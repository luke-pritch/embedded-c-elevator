==> flow/design.v <==
`timescale 1ns / 1ps
module custom_counter_component (
	input logic clock,
	input logic resetn,
	input  logic [1:0] 	address,
	input  logic 		chipselect,
	input  logic 		read,
	input  logic 		write,
	output logic [31:0]	readdata,
	input  logic [31:0]	writedata,
	output logic counter_expire_irq
);
logic reset_counter, load;
logic [26:0] counter_value;
logic [1:0] load_config;
logic counter_expire_buf, counter_expire;
always_ff @ (posedge clock or negedge resetn) begin
	if (!resetn) begin
		reset_counter <= 'd0;
		load <= 1'b0;
		load_config <= 'd0;
	end else begin
		load <= 1'b0;
		if (chipselect & write) begin
			case (address)
			'd1: reset_counter <= writedata[0];
			'd3: begin
				load <= 1'b1;
				load_config <= writedata[1:0];
			end
			endcase
		end
	end
end
always_ff @ (posedge clock or negedge resetn) begin
	if (!resetn) begin
		readdata <= 'd0;
	end else begin
		if (chipselect & read) begin
			case (address)
			'd0: readdata <= {5'd0, counter_value};
			'd1: readdata <= {31'd0, reset_counter};
			'd2: readdata <= {31'd0, counter_expire};
			'd3: readdata <= {31'd0, load_config};
			endcase
		end
	end
end
always_ff @ (posedge clock or negedge resetn) begin
	if (!resetn) begin
		counter_expire_buf <= 1'b0;
	end else begin
		counter_expire_buf <= counter_expire;
		if (counter_expire & ~counter_expire_buf) counter_expire_irq <= 1'b1;
		if (chipselect & write & address == 'd2) counter_expire_irq <= 1'b0;
	end
end
custom_counter_unit custom_counter_unit_inst (
	.clock(clock),
	.resetn(resetn),
	.reset_counter(reset_counter),
	.load(load),
	.load_config(load_config),
	.counter_value(counter_value),
	.counter_expire(counter_expire)
);
endmodule
`timescale 1ns / 1ps
module custom_counter_unit (
	input logic clock,
	input logic resetn,
	input logic reset_counter,
	input logic load,
	input logic [1:0] load_config,
	output logic [26:0] counter_value,
	output logic counter_expire
);
logic [1:0] load_config_buf;
always_ff @ (posedge clock or negedge resetn) begin
	if (!resetn) begin
		counter_value <= 'd49999999;
		counter_expire <= 1'b0;
		load_config_buf <= 'd0;
	end else begin
		if (load) load_config_buf <= load_config;
		if (reset_counter) begin
			case (load_config_buf)
			'd0: counter_value <= 'd24999999;
			'd1: counter_value <= 'd49999999;
			'd2: counter_value <= 'd74999999;
			'd3: counter_value <= 'd99999999;
			endcase
		end else if (counter_value > 'd0) counter_value <= counter_value - 'd1;
		if (counter_value == 'd0) counter_expire <= 1'b1;
		if (reset_counter) counter_expire <= 1'b0;
	end
end
endmodule
### Reports on custom_counter_component

What the tools print for custom_counter_component, step after step.
Lines are those of the file above, counted from 1.
Operators carry their Yosys type and port widths (W data, S select, Z words).
Cell names lack the library's common part.
A cell with - has no value.

* design top: custom_counter_component
* clock: clock
* standard-cell library: sky130hd
* library corner: tt_025C_1v80

### Word level

Source: Yosys, flattened and elaborated, memories not mapped. Widths are those after wreduce. Registers that Yosys merges into a memory's read port (data or address) are not register bits. Print and check cells do not count. Equal cells are merged and count once.

* flip-flop bits (word level): 68
* input port bits: 39
* word-level cells: 40

* add/sub/neg operators: 1
* order comparisons: 1
* eq/ne operators: 6
* multiplexer cells: 9
* bitwise gates (word level): 5
* reductions and logical operators: 9

Operators by type and width (count)
* $pmux W32 S4: 1
* $pmux W27 S4: 1
* $mux W27: 2
* $sub A27 B1 Y27 const B: 1
* $gt A27 B1 Y1 const B: 1
* $logic_not A27 Y1: 1
* $eq A2 B2 Y1 const B: 4
* $reduce_and A2 Y1: 3
* $reduce_bool A2 Y1: 3
* $mux W1: 5
* $and A1 B1 Y1: 4
* $eq A2 B1 Y1 const B: 2
* $logic_not A2 Y1: 2
* $not A1 Y1: 1

### Longest topological paths

Depth = most cells in a row (Yosys ltp): at word level without a register or memory, in the mapped netlist without a sequential cell, where the memories' decode and read muxes count.

* depth in word-level cells: 4
* ABC_AREA: 0
* gate-level depth with buffers: 7
* mapped depth without buffers: 7

### After synthesis

Yosys stat after the flow's synthesis: flattened, memories mapped to cells. It holds for the ABC_AREA given above (unset counts as 0); a run with the other value may have another netlist.

Cell types
* dfrtp_1: count 44, area in all 1.1E+03 um^2
* dfstp_2: count 18, area in all 472.954 um^2
* a22o_1: count 24, area in all 210.202 um^2
* o21ai_0: count 16, area in all 80.077 um^2
* ha_1: count 6, area in all 75.072 um^2
* nand2_1: count 20, area in all 75.072 um^2
* or4_1: count 9, area in all 67.565 um^2
* xnor2_1: count 7, area in all 61.309 um^2
* nor2_1: count 15, area in all 56.304 um^2
* buf_4: count 6, area in all 45.043 um^2
* nor3_1: count 9, area in all 45.043 um^2
* mux2i_1: count 4, area in all 40.038 um^2
* nand3_1: count 8, area in all 40.038 um^2
* clkbuf_1: count 10, area in all 37.536 um^2
* nor4_1: count 6, area in all 37.536 um^2
* o31ai_1: count 5, area in all 37.536 um^2
* or2_2: count 6, area in all 37.536 um^2
* inv_1: count 9, area in all 33.782 um^2

Other cell types: 36; their cells: 63.

* cells in the netlist: 285
* chip area (Yosys): 3051.7 um^2
* flip-flop cells: 63

By module: a second synthesis without flattening, with its own total; a netlist apart from the flattened one above.

* cell total of the unflattened synthesis: 263
* area (unflattened synthesis): 3026.7 um^2

Rows give one instance, submodules left out.

Modules
* custom_counter_unit: instances 1, cells 177, area 1747.9 um^2, sequential area 773.2 um^2
* custom_counter_component: instances 1, cells 86, area 1278.7 um^2, sequential area 830.8 um^2

### Timing after synthesis

Path of least setup slack by OpenSTA after synthesis, without wires, with an ideal clock, recovery checks aside; 20% of the period is set as input and as output delay. Where synthesis merged equal registers, the netlist keeps one of their names.

* path type: reg2reg
* start point: register custom_counter_unit_inst.counter_value[16]
* end point: register custom_counter_unit_inst.counter_value[26]
* clock period: 2.51 ns
* library setup time: 0.074 ns
* launch time at the first pin: 0.000 ns
* arrival time: 2.109 ns
* path slack: 0.326 ns
* delay of the path: 2.183 ns
* driving pins on the path: 7
* synthesis period reached: 2.184 ns

"delay of the path" = arrival - input delay + setup time.
"driving pins on the path" counts driving pins, that of a launching flip-flop among them; a cell with two outputs on the path counts twice.
"synthesis period reached" is the clock period less the worst setup slack; recovery checks do not enter. This is arithmetic on one report: input and output delays are still those of the set period (20% each).
The rows between start and end are the longest chain of elaborated cells between them; the timing report does not say that the signal goes this way. Where chains are equally long, one stands for them.
Each line given opens the expression or statement behind the cell; cells for indexed reads and writes are added by Yosys, which also makes memories of some case tables.
A register here has more assigning lines than the two given.

* cells stage by stage: dfrtp_1 > or4_1 > buf_2 > or3_4 > or4_1 > a21oi_1 > a2bb2oi_2
* length of the longest elaborated chain: 3
* elaborated cells on any way between the ends: 5
* those cells by class: 1 x add/sub; 1 x compare; 2 x mux; 1 x reduce/logical

Ends and longest elaborated chain, post-synthesis
* start, declared: line 75 `output logic [26:0] counter_value,`
* start, assigned: line 81 `counter_value <= 'd49999999;`
* start, assigned: line 93 `end else if (counter_value > 'd0) counter_value <= counter_value - 'd1;`
* $sub A27 B1 Y27: line 93
* $mux W27: line 93
* $mux W27: line 86 `if (reset_counter) begin`
* end, assigned: line 88 `'d0: counter_value <= 'd24999999;`
* end, assigned: line 93
* end, declared: line 75

### Worst path after layout

Path of least setup slack in the final report of stored run 1 (OpenROAD, finished layout, wires in). Where an end is a register, its clock arrival counts in the times.

* path type: reg2reg
* start point: register custom_counter_unit_inst.counter_value[3]
* end point: register custom_counter_unit_inst.counter_value[3]
* clock period: 3.89 ns
* library setup time: 0.07 ns
* launch time at the first pin: 0.34 ns
* arrival time: 2.97 ns
* path slack: 1.18 ns
* driving pins on the path: 6

The rows between start and end are the longest chain of elaborated cells between them; the timing report does not say that the signal goes this way. Where chains are equally long, one stands for them.
A register here has more assigning lines than the two given.

* cells stage by stage: dfstp_2 > nor4_1 > nand4_2 > nor3_4 > nor3_1 > or3b_1
* length of the longest elaborated chain: 3
* elaborated cells on any way between the ends: 5
* those cells by class: 1 x add/sub; 1 x compare; 2 x mux; 1 x reduce/logical

Ends and longest elaborated chain, after layout
* start, declared: line 75 `output logic [26:0] counter_value,`
* start, assigned: line 81 `counter_value <= 'd49999999;`
* start, assigned: line 93 `end else if (counter_value > 'd0) counter_value <= counter_value - 'd1;`
* $sub A27 B1 Y27: line 93
* $mux W27: line 93
* $mux W27: line 86 `if (reset_counter) begin`
* end, assigned: line 88 `'d0: counter_value <= 'd24999999;`
* end, assigned: line 93
* end, declared: line 75

Appendix: measured runs

Top module custom_counter_component; platform sky130hd; tools Yosys and OpenROAD; 2 stored runs in no particular order. Input and output delays are each 20% of the period that was set; the output load is 0.01 pF.
"clock period reached" = clock period - worst setup slack. The figure is calculated, with input and output delays left at 20% of the set period.
"critical setup path time": the worst setup path's part of the clock period (all of it between registers, 20% less for each end at a port) less its slack. A launch clock that arrives late makes it longer, a capture clock that arrives late makes it shorter.
"total power of the final layout" is the tool's figure for a default switching activity; nothing was simulated.

### Stored run 1

Settings: `period_ns=3.89`, `CORE_UTILIZATION=40`, `SETUP_SLACK_MARGIN=0.52`, `PLACE_DENSITY=0.69`, `HOLD_SLACK_MARGIN=-0.01`, `CORE_MARGIN=9`, `TNS_END_PERCENT=45`, `SLEW_MARGIN=5`, `MIN_ROUTING_LAYER=met1`, `CAP_MARGIN=20`

- Clock period reached: 2.713 ns
- Total power of the final layout: 1.874 mW
- Overall die area: 11097.6 um^2
- Total negative slack on setup checks: 0.000 ns
- Worst slack on setup checks: 1.177 ns
- Standard-cell area after layout: 3678.5 um^2
- Critical setup path time: 2.71 ns
- Critical path type: reg2reg
- Yosys chip area after synthesis: 3051.7 um^2
- Final design utilization: 50.2 %

### Stored run 2

Settings: `period_ns=2.74`, `SETUP_SLACK_MARGIN=0.1`, `CAP_MARGIN=20`, `CORE_MARGIN=2`, `CORE_UTILIZATION=40`, `SLEW_MARGIN=20`

- Overall die area: 8343.9 um^2
- Yosys chip area after synthesis: 3051.7 um^2
- Worst slack on setup checks: 0.385 ns
- Clock period reached: 2.355 ns
- Standard-cell area after layout: 3808.7 um^2
- Final design utilization: 52.0 %
- Total negative slack on setup checks: 0.000 ns
- Total power of the final layout: 2.869 mW
- Critical setup path time: 2.35 ns
- Critical path type: reg2reg
